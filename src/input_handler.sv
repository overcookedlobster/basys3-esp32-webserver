==> flow/design.v <==
module button_debounce(
    input logic clk,       
    input logic btn_in,    
    output logic btn_out   
);
    logic [19:0] counter;
    logic btn_sync_0, btn_sync_1;
    always_ff @(posedge clk) begin
        btn_sync_0 <= btn_in;
        btn_sync_1 <= btn_sync_0;
    end
    always_ff @(posedge clk) begin
        if (btn_sync_1 != btn_out && counter == 0) begin
            btn_out <= btn_sync_1;
            counter <= 20'd1_000_000;   
        end else if (counter > 0) begin
            counter <= counter - 1;
        end
    end
    initial begin
        counter = 20'd0;
        btn_out = 1'b0;
        btn_sync_0 = 1'b0;
        btn_sync_1 = 1'b0;
    end
endmodule
module input_handler(
    input logic clk,             
    input logic [4:0] btn,       
    output logic [4:0] debounced_btn   
);
    generate
        genvar i;
        for (i = 0; i < 5; i = i + 1) begin : btn_debouncers
            button_debounce debounce_inst (
                .clk(clk),
                .btn_in(btn[i]),
                .btn_out(debounced_btn[i])
            );
        end
    endgenerate
endmodule
Step by step through the tools: input_handler
What the tools print for input_handler, step after step.
Line numbers count from 1 in the design file above.
{"block": "setup", "design": "input_handler", "clk_port": "clk", "lib": "sky130hd", "lib_corner": "tt_025C_1v80"}

After elaboration
Counts by Yosys on the flattened word-level netlist (proc, flatten, opt, wreduce; memories kept). Register bits leave out memories and registers merged into their read ports (data or address); mux counts leave out enables and synchronous resets folded into registers. Print and check cells are left out. Cells with the same type and inputs are merged into one.
{"block": "word_totals", "regBits": 115, "inputBits": 6, "out_inout_bits": 5}
{"block": "op_classes", "n_addsub": 5, "compare": 5, "n_eq": 5, "reduce_and_logical": 10}
{"block": "ops", "operator": "20-bit by 1-bit subtractor with 20-bit output (second input constant)", "count": 5}
{"block": "ops", "operator": "20-bit by 1-bit greater-than comparator with 1-bit output (second input constant)", "count": 5}
{"block": "ops", "operator": "20-bit logical NOT", "count": 5}
{"block": "ops", "operator": "1-bit inequality test", "count": 5}
{"block": "ops", "operator": "1-bit logical AND", "count": 5}

Logic depth
Longest topological path by Yosys (ltp), each cell counted once; first at word level (registers and memories cut), then after technology mapping (sequential cells cut; the memories' decode and read muxes count).
{"block": "logic_depth", "ltp_word": 2, "ABC_AREA": 0, "mapped_depth": 8, "ltp_nobuf": 6}

After synthesis
Yosys stat after the flow's synthesis: flattened, memories mapped to cells. It holds for the ABC_AREA given above (unset counts as 0); a run with the other value may have another netlist.
Totals and module areas in this step are rounded.
{"block": "mapped", "mapped_cells": 551, "synth_area_um2": 5200, "seqArea_um2": 2400, "ff_cells": 115, "buffers": 24}
{"block": "by_type", "cell_type": "sky130_fd_sc_hd__dfxtp_1", "count": 110}
{"block": "by_type", "cell_type": "sky130_fd_sc_hd__xnor2_1", "count": 29}
{"block": "by_type", "cell_type": "sky130_fd_sc_hd__xor2_1", "count": 22}
{"block": "by_type", "cell_type": "sky130_fd_sc_hd__edfxtp_1", "count": 5}
{"block": "by_type", "cell_type": "sky130_fd_sc_hd__nor3_1", "count": 29}
{"block": "by_type", "cell_type": "sky130_fd_sc_hd__o21ai_0", "count": 29}
{"block": "by_type", "cell_type": "sky130_fd_sc_hd__nor4_1", "count": 23}
{"block": "by_type", "cell_type": "sky130_fd_sc_hd__a211oi_1", "count": 18}
{"block": "by_type", "cell_type": "sky130_fd_sc_hd__mux2_2", "count": 12}
{"block": "by_type", "cell_type": "sky130_fd_sc_hd__nor2_1", "count": 31}
{"block": "by_type", "cell_type": "sky130_fd_sc_hd__ha_1", "count": 9}
{"block": "by_type", "cell_type": "sky130_fd_sc_hd__or4_1", "count": 15}
{"block": "by_type", "cell_type": "sky130_fd_sc_hd__a31oi_1", "count": 17}
{"block": "by_type", "cell_type": "sky130_fd_sc_hd__a21oi_1", "count": 21}
{"block": "by_type", "cell_type": "sky130_fd_sc_hd__nand2_1", "count": 23}
{"block": "by_type", "cell_type": "sky130_fd_sc_hd__o31ai_1", "count": 10}
{"block": "by_type", "cell_type": "sky130_fd_sc_hd__nand2b_1", "count": 10}
{"block": "by_type", "cell_type": "sky130_fd_sc_hd__or3_1", "count": 10}
Not listed: further types 35, cells in them 128.
By module: a second synthesis without flattening, with its own total; a netlist apart from the flattened one above.
{"block": "unflattened", "cells_unflattened": 550, "hier_area_um2": 5400}
Rows give one instance, submodules left out.
{"block": "by_module", "module": "button_debounce", "n_inst": 5, "n_cells": 110, "area_um2": 1100}
{"block": "by_module", "module": "input_handler", "n_inst": 1, "n_cells": 0, "area_um2": 0.0}

Worst setup path after synthesis
OpenSTA on the mapped netlist: ideal clock, no wires. The path of least setup slack (recovery checks aside). Input and output delay are each 20% of the period. Register names are those of the netlist, which keeps one name where synthesis merged equal registers.
{"block": "synth_timing", "kind": "reg2reg", "startpoint": "register btn_debouncers[4].debounce_inst.counter[9]", "endpoint": "register btn_debouncers[4].debounce_inst.counter[19]", "tclk_ns": 2.89, "setup_ns": 0.129, "t_arrival_ns": 2.161, "t_required_ns": 2.761, "setup_slack_ns": 0.600, "path_delay_ns": 2.290, "driving_pins": 8, "period_less_setup_slack_ns": 2.29}
"path_delay_ns" is the arrival time less input delay plus setup time.
"driving_pins": output pins that drive a net of the path, with the launching flip-flop's if there is one; two outputs of one cell count as two.
"period_less_setup_slack_ns" is the clock period less the worst setup slack; recovery checks do not enter. This is arithmetic on one report: input and output delays are still those of the set period (20% each).
The rows between start and end are the longest chain of elaborated cells between them; the timing report does not say that the signal goes this way. Where chains are equally long, one stands for them.
A line is the first line of the expression or statement that the cell stems from. Yosys adds cells for indexed reads and writes and turns some case tables into memories.
{"block": "synth_via", "cell_sequence": "sky130_fd_sc_hd__dfxtp_1 -> sky130_fd_sc_hd__or4_1 -> sky130_fd_sc_hd__clkbuf_1 -> sky130_fd_sc_hd__or4_1 -> sky130_fd_sc_hd__buf_2 -> sky130_fd_sc_hd__clkbuf_1 -> sky130_fd_sc_hd__o41ai_1 -> sky130_fd_sc_hd__o21ai_1", "elab_chain_len": 2, "cone_cells": 4, "classes_between": "add/sub: 1; compare: 1; reduce/logical: 2"}
{"block": "synth_rtl", "element": "from (decl)", "line": 6, "rtl": "logic [19:0] counter;"}
{"block": "synth_rtl", "element": "from (assign)", "line": 15, "rtl": "counter <= 20'd1_000_000;"}
{"block": "synth_rtl", "element": "from (assign)", "line": 17, "rtl": "counter <= counter - 1;"}
{"block": "synth_rtl", "element": "20-bit logical NOT", "line": 13, "rtl": "if (btn_sync_1 != btn_out && counter == 0) begin"}
{"block": "synth_rtl", "element": "1-bit logical AND", "line": 13}
{"block": "synth_rtl", "element": "to (assign)", "line": 15}
{"block": "synth_rtl", "element": "to (assign)", "line": 17}
{"block": "synth_rtl", "element": "to (decl)", "line": 6}

Worst path after layout
Path of least setup slack in the final report of run 1 (OpenROAD, finished layout, wires in). Where an end is a register, its clock arrival counts in the times.
{"block": "layout_timing", "kind": "reg2reg", "startpoint": "register btn_debouncers[1].debounce_inst.counter[11]", "endpoint": "register btn_debouncers[1].debounce_inst.btn_out", "tclk_ns": 3.69, "setup_ns": 0.29, "t_arrival_ns": 3.09, "t_required_ns": 3.91, "setup_slack_ns": 0.82, "driving_pins": 7}
The rows between start and end are the longest chain of elaborated cells between them; the timing report does not say that the signal goes this way. Where chains are equally long, one stands for them.
{"block": "layout_via", "cell_sequence": "sky130_fd_sc_hd__dfxtp_1 -> sky130_fd_sc_hd__nor4_1 -> sky130_fd_sc_hd__and4_1 -> sky130_fd_sc_hd__clkbuf_1 -> sky130_fd_sc_hd__nand2_1 -> sky130_fd_sc_hd__clkbuf_1 -> sky130_fd_sc_hd__nor2_1", "elab_chain_len": 2, "cone_cells": 2, "classes_between": "reduce/logical: 2"}
{"block": "layout_rtl", "element": "from (decl)", "line": 6, "rtl": "logic [19:0] counter;"}
{"block": "layout_rtl", "element": "from (assign)", "line": 15, "rtl": "counter <= 20'd1_000_000;"}
{"block": "layout_rtl", "element": "from (assign)", "line": 17, "rtl": "counter <= counter - 1;"}
{"block": "layout_rtl", "element": "20-bit logical NOT", "line": 13, "rtl": "if (btn_sync_1 != btn_out && counter == 0) begin"}
{"block": "layout_rtl", "element": "1-bit logical AND", "line": 13}
{"block": "layout_rtl", "element": "to (assign)", "line": 14, "rtl": "btn_out <= btn_sync_1;"}
{"block": "layout_rtl", "element": "to (decl)", "line": 4, "rtl": "output logic btn_out"}

Record of 2 stored runs of the RTL-to-layout flow on input_handler, platform sky130hd. The runs are unordered. Constraints: input delay and output delay 20% of the set period each, output load 0.01 pF.
By "worstPathTime_ns" is meant the share of the clock period that the worst setup path is allowed (20% is reserved at inputs, 20% at outputs), minus its slack. Clock arrival times at its registers enter into it.
By "power.total_uw" is meant OpenSTA's value without simulated activity: inputs other than the clock are taken to toggle once in ten clock periods, and the tool carries that through the logic.
Measured values are rounded.

{"run": "run 1", "settings": { "period_ns": 3.69, "CORE_UTILIZATION": 60, "SETUP_SLACK_MARGIN": -0.31, "PLACE_DENSITY_LB_ADDON": 0.19, "CORE_MARGIN": 7, "TNS_END_PERCENT": 15, "GPL_TIMING_DRIVEN": 0, "CTS_CLUSTER_SIZE": 13, "MAX_ROUTING_LAYER": "met4", "CAP_MARGIN": 20, "SLEW_MARGIN": 20 }, "results": { "die_area_um2": 11000, "synthArea_um2": 5200, "tns_ns": 0.000, "timing.setup.ws_ns": 0.82, "power.total_uw": 3000, "hold_ws_ns": 0.33, "fin_util_pct": 73, "worstPathTime_ns": 2.87, "worst_setup_path_type": "reg2reg" }}
{"run": "run 2", "settings": { "period_ns": 1.42, "CORE_UTILIZATION": 43, "PLACE_DENSITY_LB_ADDON": 0.01, "CORE_ASPECT_RATIO": 0.51, "TNS_END_PERCENT": 60, "CAP_MARGIN": 35, "MAX_ROUTING_LAYER": "met4", "CORE_MARGIN": 2, "SLEW_MARGIN": 20 }, "results": { "die_area_um2": 13000, "synthArea_um2": 5200, "tns_ns": -29, "timing.setup.ws_ns": -0.65, "power.total_uw": 8000, "hold_ws_ns": 0.32, "fin_util_pct": 78, "worstPathTime_ns": 2.07, "worst_setup_path_type": "reg2reg" }}
